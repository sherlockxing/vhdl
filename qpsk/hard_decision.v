==> flow/design.v <==
`timescale 1ns / 1ps
module hard_decision(		 
							clk_fs,			 
							rst_n,			 
							filter_in_I,	 
							filter_in_Q,	 
							bit_out_I,		 
							bit_out_Q,		 
							temp_I,			 
							temp_Q			 
);
	input              		clk_fs;
	input              		rst_n;
	input		[35:0]		filter_in_I,filter_in_Q;
	output reg [1:0]  		bit_out_I,bit_out_Q;
	output	reg 		[35:0]  	temp_I;			 
	output	reg 		[35:0]  	temp_Q;			 
	reg 	[3:0]	count1;
	reg		[3:0]	count2;
	reg			[35:0]		filter_in_tempI,filter_in_tempQ;
	always @(posedge clk_fs or negedge rst_n)begin
		if(~rst_n)begin
			temp_I = 0;
			filter_in_tempI = 0;
			count1 = 0;
		end
		else begin
			count1 = count1 + 1;
			filter_in_tempI = filter_in_I; 
			if(count1 == 3)begin
				temp_I = filter_in_tempI;
				if(temp_I[35]==1)
					bit_out_I <= 2'b11;
				else
					bit_out_I <= 2'b01;
			end
			if(count1 == 4)
				count1 = 0;
		end
	end
	always @(posedge clk_fs or negedge rst_n)begin
		if(~rst_n)begin
			temp_Q = 0;
			filter_in_tempQ = 0;
			count2 = 0;
		end
		else begin
			count2 = count2 + 1;
			filter_in_tempQ = filter_in_Q; 
			if(count2 == 3)begin
				temp_Q = filter_in_tempQ;
				if(temp_Q[35]==1)
					bit_out_Q <= 2'b11;
				else
					bit_out_Q <= 2'b01;
			end
			if(count2 == 4)
				count2 = 0;
		end
	end
endmodule
# == From RTL to reports: hard_decision ==
# Tool output for the design above, in the order of the flow.
# Lines are those of the file above, counted from 1.
# Cell names lack the library's common part.
# The mark -- stands for no value.
# design
top,hard_decision
clk_port,clk_fs
library,sky130hd
pvt_corner,tt_025C_1v80

# == Word-level counts ==
# Counts by Yosys on the flattened word-level netlist (proc, flatten, opt, wreduce; memories kept). Register bits leave out memories and registers merged into their read ports (data or address); mux counts leave out enables and synchronous resets folded into registers. Print and check cells are left out. Cells with the same type and inputs are merged into one.
# word_totals
register_bits,84
out_inout_bits,76
word_cells,18
# op_classes
addsub,2
equal,4
n_mux,4
n_reduce_logical,2
# ops
operator,count
adder 4 x 1 -> 4 bit (second input constant),2
equality test 4 x 2 -> 1 bit (second input constant),2
equality test 4 x 3 -> 1 bit (second input constant),2
two-way mux 4 bit,2
AND reduction 2 bit,2
two-way mux 2 bit,2

# == Logic depth ==
# Yosys ltp: most cells in a row. Word level: on the elaborated netlist, between registers, memories and ports. Mapped: between sequential cells and ports; inverters and the memories' decode and read muxes count.
# depth
depth_word,3
abc_area,0
mapped_depth,7
ltp_nobuf,5

# == Mapped cells and area ==
# Yosys stat after the flow's synthesis: flattened, memories mapped to cells. It holds for the ABC_AREA given above (unset counts as 0); a run with the other value may have another netlist.
# mapped
stdcells,210
yosys_area_mm2,0.0034971
ffs,82
n_buf,13
# types
type,count
dfrtp_1,80
mux2_4,60
mux2_2,12
buf_6,8
edfxtp_1,2
ha_1,4
a41oi_4,1
nand3_1,5
inv_1,6
a21oi_1,4
nor2_1,5
xnor2_1,2
xor2_1,2
buf_4,2
nand2_1,4
nor4b_2,1
nor3_1,2
o21ai_0,2
# Other cell types: 8; their cells: 8.

# == Path before layout ==
# Source: OpenSTA report_checks on the synthesized netlist (no wires, ideal clock, input and output delay 20% of the period each), path of least setup slack; recovery checks are left aside. Register names are those of the netlist, which keeps one name where synthesis merged equal registers.
# synth_path
kind,reg-to-reg
start,register count1[0]
end,register temp_I[10]
tclk_ns,2.15
setup_time_ns,0.125
t_first_pin_ns,0.000
t_arrival_ns,1.726
required_time_ns,2.025
slack_ns,0.299
delay_ns,1.851
driving_pins,7
n_path_buf,2
period_less_setup_slack_ns,1.851
# "delay_ns" = arrival - input delay + setup time.
# "driving_pins": output pins that drive a net of the path, with the launching flip-flop's if there is one; two outputs of one cell count as two.
# "period_less_setup_slack_ns" = period - worst setup slack (recovery checks aside). The figure is calculated, with input and output delays left at 20% of the set period.
# The rows between start and end are the longest chain of elaborated cells between them; the timing report does not say that the signal goes this way. Where chains are equally long, one stands for them.
# A line is the first line of the expression or statement that the cell stems from. Yosys adds cells for indexed reads and writes and turns some case tables into memories.
# At most two assigning lines are given for a register; there are more.
# synth_between
path_cell_list,dfrtp_1 > ha_1 > clkbuf_2 > nor4b_2 > a41oi_4 > buf_6 > mux2_4
elab_chain_cells,2
# synth_rtl
element,line,text
"start, declared",18,reg [3:0] count1;
"start, assigned",25,count1 = 0;
"start, assigned",28,count1 = count1 + 1;
adder 4 x 1 -> 4 bit,28,
equality test 4 x 2 -> 1 bit,30,if(count1 == 3)begin
"end, assigned",23,temp_I = 0;
"end, assigned",31,temp_I = filter_in_tempI;
"end, declared",16,output reg [35:0] temp_I;

# == Worst path after layout ==
# Path of least setup slack in the final report of run A (OpenROAD, finished layout, wires in). Where an end is a register, its clock arrival counts in the times.
# layout_path
kind,reg-to-reg
start,register count2[0]
end,register temp_Q[10]
tclk_ns,2.18
setup_time_ns,0.11
t_first_pin_ns,0.35
t_arrival_ns,2.25
required_time_ns,2.43
slack_ns,0.18
driving_pins,7
n_path_buf,1
# The rows between start and end are the longest chain of elaborated cells between them; the timing report does not say that the signal goes this way. Where chains are equally long, one stands for them.
# At most two assigning lines are given for a register; there are more.
# layout_between
path_cell_list,dfrtp_1 > ha_1 > and2_1 > a21oi_1 > o22a_2 > buf_4 > mux2_4
elab_chain_cells,2
# layout_rtl
element,line,text
"start, declared",19,reg [3:0] count2;
"start, assigned",45,count2 = 0;
"start, assigned",48,count2 = count2 + 1;
adder 4 x 1 -> 4 bit,48,
equality test 4 x 2 -> 1 bit,50,if(count2 == 3)begin
"end, assigned",43,temp_Q = 0;
"end, assigned",51,temp_Q = filter_in_tempQ;
"end, declared",17,output reg [35:0] temp_Q;

# Measured results for hard_decision: 2 stored runs of the Yosys and OpenROAD flow on sky130hd. The settings differ; the order carries no meaning. The constraints put input and output delay at 20% of the set period each and load the outputs with 0.01 pF.
# "achievedPeriod_ns": clock period set for the run, less the worst setup slack. It is reckoned from that one timing run; input and output delays stay at 20% of the period that was set.
# "timing.worst_path_ns" = time allowed to the worst setup path (clock period - input delay - output delay, where it has them) - its slack; a late launch clock adds to it, a late capture clock takes from it.
# "design_power_mw": no workload was simulated; the value follows from the tool's default switching activity.
# A setting shown as -- is not set for that run.
# A result given as -- is not shown for that run.
item,run A,run B
period_ns,2.18,2.42
CORE_UTILIZATION,57,61
PLACE_DENSITY_LB_ADDON,0.23,0.08
CELL_PAD_IN_SITES_DETAIL_PLACEMENT,0,1
TNS_END_PERCENT,40,35
CAP_MARGIN,0,30
SLEW_MARGIN,15,20
MIN_ROUTING_LAYER,met2,--
CORE_MARGIN,2,2
CELL_PAD_IN_SITES_GLOBAL_PLACEMENT,--,1
synth_area_mm2,0.0034971,--
design_die_area_mm2,0.0067774,--
final_stdcell_area_mm2,0.0052838,--
worstSetupSlack_ns,0.176,--
fin_tns_ns,0.000,--
design_power_mw,3.557,--
achievedPeriod_ns,2.004,--
timing.worst_path_ns,2.00,--
path_kind,reg-to-reg,--
# Run B: incomplete, placement halted on FLW-0024
